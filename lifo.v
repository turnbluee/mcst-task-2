==> flow/design.v <==
module lifo #(
    parameter DATA_W = 10,
    parameter LIFO_SIZE = 6 
)(
    input wire write,
    input wire read,
    input wire clock,
    input wire reset,
    input wire [DATA_W-1:0] datain,
    output wire [DATA_W-1:0] dataout,
    output reg val,
    output wire full
);
    localparam COUNT_W = $clog2(LIFO_SIZE+1);
    reg [COUNT_W-1:0] count;
    reg [DATA_W-1:0] elem [LIFO_SIZE-1:0];
    reg [DATA_W-1:0] out_elem;
    assign dataout = out_elem;
    assign full = count == LIFO_SIZE;
    always @(posedge clock) begin : regs
        count <= reset ? 0 :
            write & read ? count :
            write & count < LIFO_SIZE ? count + 1 :
            read & count != 0 ? count - 1 :
            read & count == 0 ? 0 : count;
        val <= read & count != 0 ? 1 : 0;
    end
    always @(posedge clock) begin : read_write
        out_elem <= read & count != 0 ? elem[count - 1] : out_elem; 
        elem[(read ? count - 1 : count)] <= write & full == 0 ? datain : elem[(read ? count - 1 : count)];
    end
endmodule
**Reports on lifo**

What the tools print for lifo, step after step.
Lines are those of the file above, counted from 1.
Cell names lack the library's common part.
Not given: n/a

- Top: lifo
- Clock: clock
- Cell library: sky130hd
- Corner: tt_025C_1v80

**Word-level counts**

Counts by Yosys on the flattened word-level netlist (proc, flatten, opt, wreduce; memories kept). Register bits leave out memories and registers merged into their read ports (data or address). Print and check cells are left out. Cells with the same type and inputs are merged into one.
Memory sizes are those after Yosys's memory passes, which may raise the word count (mostly to a power of two), join words into wider ones and drop unused or constant bits.

- Add/sub/neg operators: 2
- $lt $le $gt $ge: 1
- Eq/ne operators: 2
- Multiplexer cells: 6
- Bitwise logic cells: 7
- Reduce/logical cells: 4

Operators with widths:

| cell | number |
|---|---|
| 3-bit two-way mux | 4 |
| 10-bit two-way mux | 1 |
| 3-bit nonzero test | 2 |
| 1-bit AND | 5 |
| 3-bit by 1-bit adder with 3-bit output (second input constant) | 1 |
| 3-bit by 1-bit subtractor with 3-bit output (second input constant) | 1 |
| 3-bit < comparator (second input constant) | 1 |
| 3-bit equality test (second input constant) | 1 |
| 3-bit zero test | 1 |
| 1-bit NOT | 2 |
| 2-bit AND reduction | 1 |
| 1-bit inequality test (second input constant) | 1 |
| 1-bit two-way mux | 1 |

- Register bits after elaboration: 4
- RAM bits: 60
- Word width x clocked read ports: 10
- Memories kept: 1
- Input port bits: 14
- Output and inout port bits: 12
- Elaborated cells: 25

Memories:

| name | depth | bits a word | read ports | write ports | line | RTL |
|---|---|---|---|---|---|---|
| elem | 6 | 10 | 1 | 1 | 16 | `reg [DATA_W-1:0] elem [LIFO_SIZE-1:0];` |

**Depth**

Yosys ltp: most cells in a row. Word level: on the elaborated netlist, between registers, memories and ports. Mapped: between sequential cells and ports; inverters and the memories' decode and read muxes count.

- Word-level depth: 5
- ABC_AREA: 0
- Depth in mapped cells: 8

**Mapped cells and area**

Source: synth_stat.txt of the flow (Yosys; design flattened, memories mapped). It holds for the ABC_AREA given above (unset counts as 0); a run with the other value may have another netlist.

- Cell count: 175
- Synthesis area: 3,029.2 um^2
- Mapped flip-flops: 74

Cells by type:

| cell type | number | total area (um^2) |
|---|---|---|
| edfxtp_1 | 70 | 2.1E+03 |
| mux4_2 | 6 | 135.13 |
| mux4_1 | 4 | 105.101 |
| mux2i_1 | 10 | 100.096 |
| dfxtp_1 | 4 | 80.077 |
| ha_1 | 4 | 50.048 |
| o21ai_0 | 10 | 50.048 |
| nand2_1 | 12 | 45.043 |
| a21oi_1 | 7 | 35.034 |
| buf_2 | 6 | 30.029 |
| nand2b_1 | 4 | 25.024 |
| buf_6 | 2 | 22.522 |
| nand3b_1 | 3 | 22.522 |
| buf_12 | 1 | 20.019 |
| o21ai_1 | 4 | 20.019 |
| inv_1 | 5 | 18.768 |
| xnor2_1 | 2 | 17.517 |
| mux2_2 | 1 | 11.261 |

Not listed: further types 19, cells in them 20.

**Worst setup path after synthesis**

Source: OpenSTA report_checks on the synthesized netlist (no wires, ideal clock, input and output delay 20% of the period each), path of least setup slack; recovery checks are left aside. Register names are those of the netlist, which keeps one name where synthesis merged equal registers.

- Path kind: register to register
- Start: register count[0]
- End: memory elem[3][0]
- Clock period: 3.8 ns
- Arrival: 2.234 ns
- Setup slack: 1.176 ns
- Path delay: 2.624 ns
- Driving pins on the path: 8
- Period reached after synthesis: 2.624 ns

"path delay" = arrival - input delay + setup time.
"driving pins on the path": output pins that drive a net of the path, with the launching flip-flop's if there is one; two outputs of one cell count as two.
"period reached after synthesis" is the clock period less the worst setup slack; recovery checks do not enter. This is arithmetic on one report: input and output delays are still those of the set period (20% each).
Between the ends stands the longest chain of elaborated cells between them, by number of cells; it is not shown to be the way that was timed. Of several equally long chains one is given.
Each line given opens the expression or statement behind the cell; cells for indexed reads and writes are added by Yosys, which also makes memories of some case tables.
The path ends at the enable pin of a flip-flop; only ways to that pin are counted.

- Cells stage by stage: dfxtp_1 buf_6 buf_12 inv_1 ha_1 buf_2 o221a_2 nor3_1
- Length of the longest elaborated chain: 4
- Elaborated cells between the ends (all ways): 6

Ends and longest elaborated chain, post-synthesis:

| element | line | RTL |
|---|---|---|
| from (decl) | 15 | `reg [COUNT_W-1:0] count;` |
| from (assign) | 21 | `count <= reset ? 0 :` |
| 3-bit equality test | 19 | `assign full = count == LIFO_SIZE;` |
| 1-bit NOT | 30 | `elem[(read ? count - 1 : count)] <= write & full == 0 ? datain : elem[(read ? count - 1 : count)];` |
| 1-bit AND | 30 |  |
| 1-bit inequality test | n/a |  |
| to (decl) | 16 | `reg [DATA_W-1:0] elem [LIFO_SIZE-1:0];` |

**Timing after layout**

Path of least setup slack in the final report of run 1 (OpenROAD, finished layout, wires in). Where an end is a register, its clock arrival counts in the times.

- Path kind: register to output
- Start: register count[1]
- End: output full
- Clock period: 2.39 ns
- External output delay: 0.48 ns
- Arrival: 1.73 ns
- Setup slack: 0.18 ns
- Driving pins on the path: 5

Between the ends stands the longest chain of elaborated cells between them, by number of cells; it is not shown to be the way that was timed. Of several equally long chains one is given.

- Cells stage by stage: dfxtp_1 ha_1 nand2_1 inv_1 clkdlybuf4s50_1
- Length of the longest elaborated chain: 1
- Elaborated cells between the ends (all ways): 1

Ends and longest elaborated chain, post-layout:

| element | line | RTL |
|---|---|---|
| from (decl) | 15 | `reg [COUNT_W-1:0] count;` |
| from (assign) | 21 | `count <= reset ? 0 :` |
| 3-bit equality test | 19 | `assign full = count == LIFO_SIZE;` |
| to (decl) | 12 | `output wire full` |

Ticket comment

Top module lifo; platform sky130hd; tools Yosys and OpenROAD; 2 stored runs in no particular order. Input and output delays are each 20% of the period that was set; the output load is 0.01 pF.
"clock period achieved" is the run's clock period less its worst setup slack. It is reckoned from that one timing run; input and output delays stay at 20% of the period that was set.

### Run 1

Settings: `period_ns=2.39`, `CAP_MARGIN=20`, `CORE_MARGIN=2`, `CORE_UTILIZATION=40`, `SLEW_MARGIN=20`

- Worst setup slack after layout: 0.180 ns
- Post-layout utilization: 0.499
- Setup TNS: 0.000 ns
- Die footprint: 8,284.6 um^2
- Mapped cell area after synthesis: 3,029.2 um^2
- Clock period achieved: 2.210 ns

### Run 2

Settings: `period_ns=2.96`, `CORE_UTILIZATION=21`, `SETUP_SLACK_MARGIN=0.09`, `PLACE_DENSITY_LB_ADDON=0.23`, `CORE_ASPECT_RATIO=1.73`, `CORE_MARGIN=3`, `CELL_PAD_IN_SITES_GLOBAL_PLACEMENT=2`, `CELL_PAD_IN_SITES_DETAIL_PLACEMENT=2`, `TNS_END_PERCENT=35`, `ABC_AREA=1`, `CTS_CLUSTER_SIZE=15`, `CAP_MARGIN=35`, `MIN_ROUTING_LAYER=met2`, `SLEW_MARGIN=20`

- Worst setup slack after layout: 0.557 ns
- Post-layout utilization: 0.268
- Setup TNS: 0.000 ns
- Die footprint: 16,632.5 um^2
- Mapped cell area after synthesis: 3,164.3 um^2
- Clock period achieved: 2.403 ns
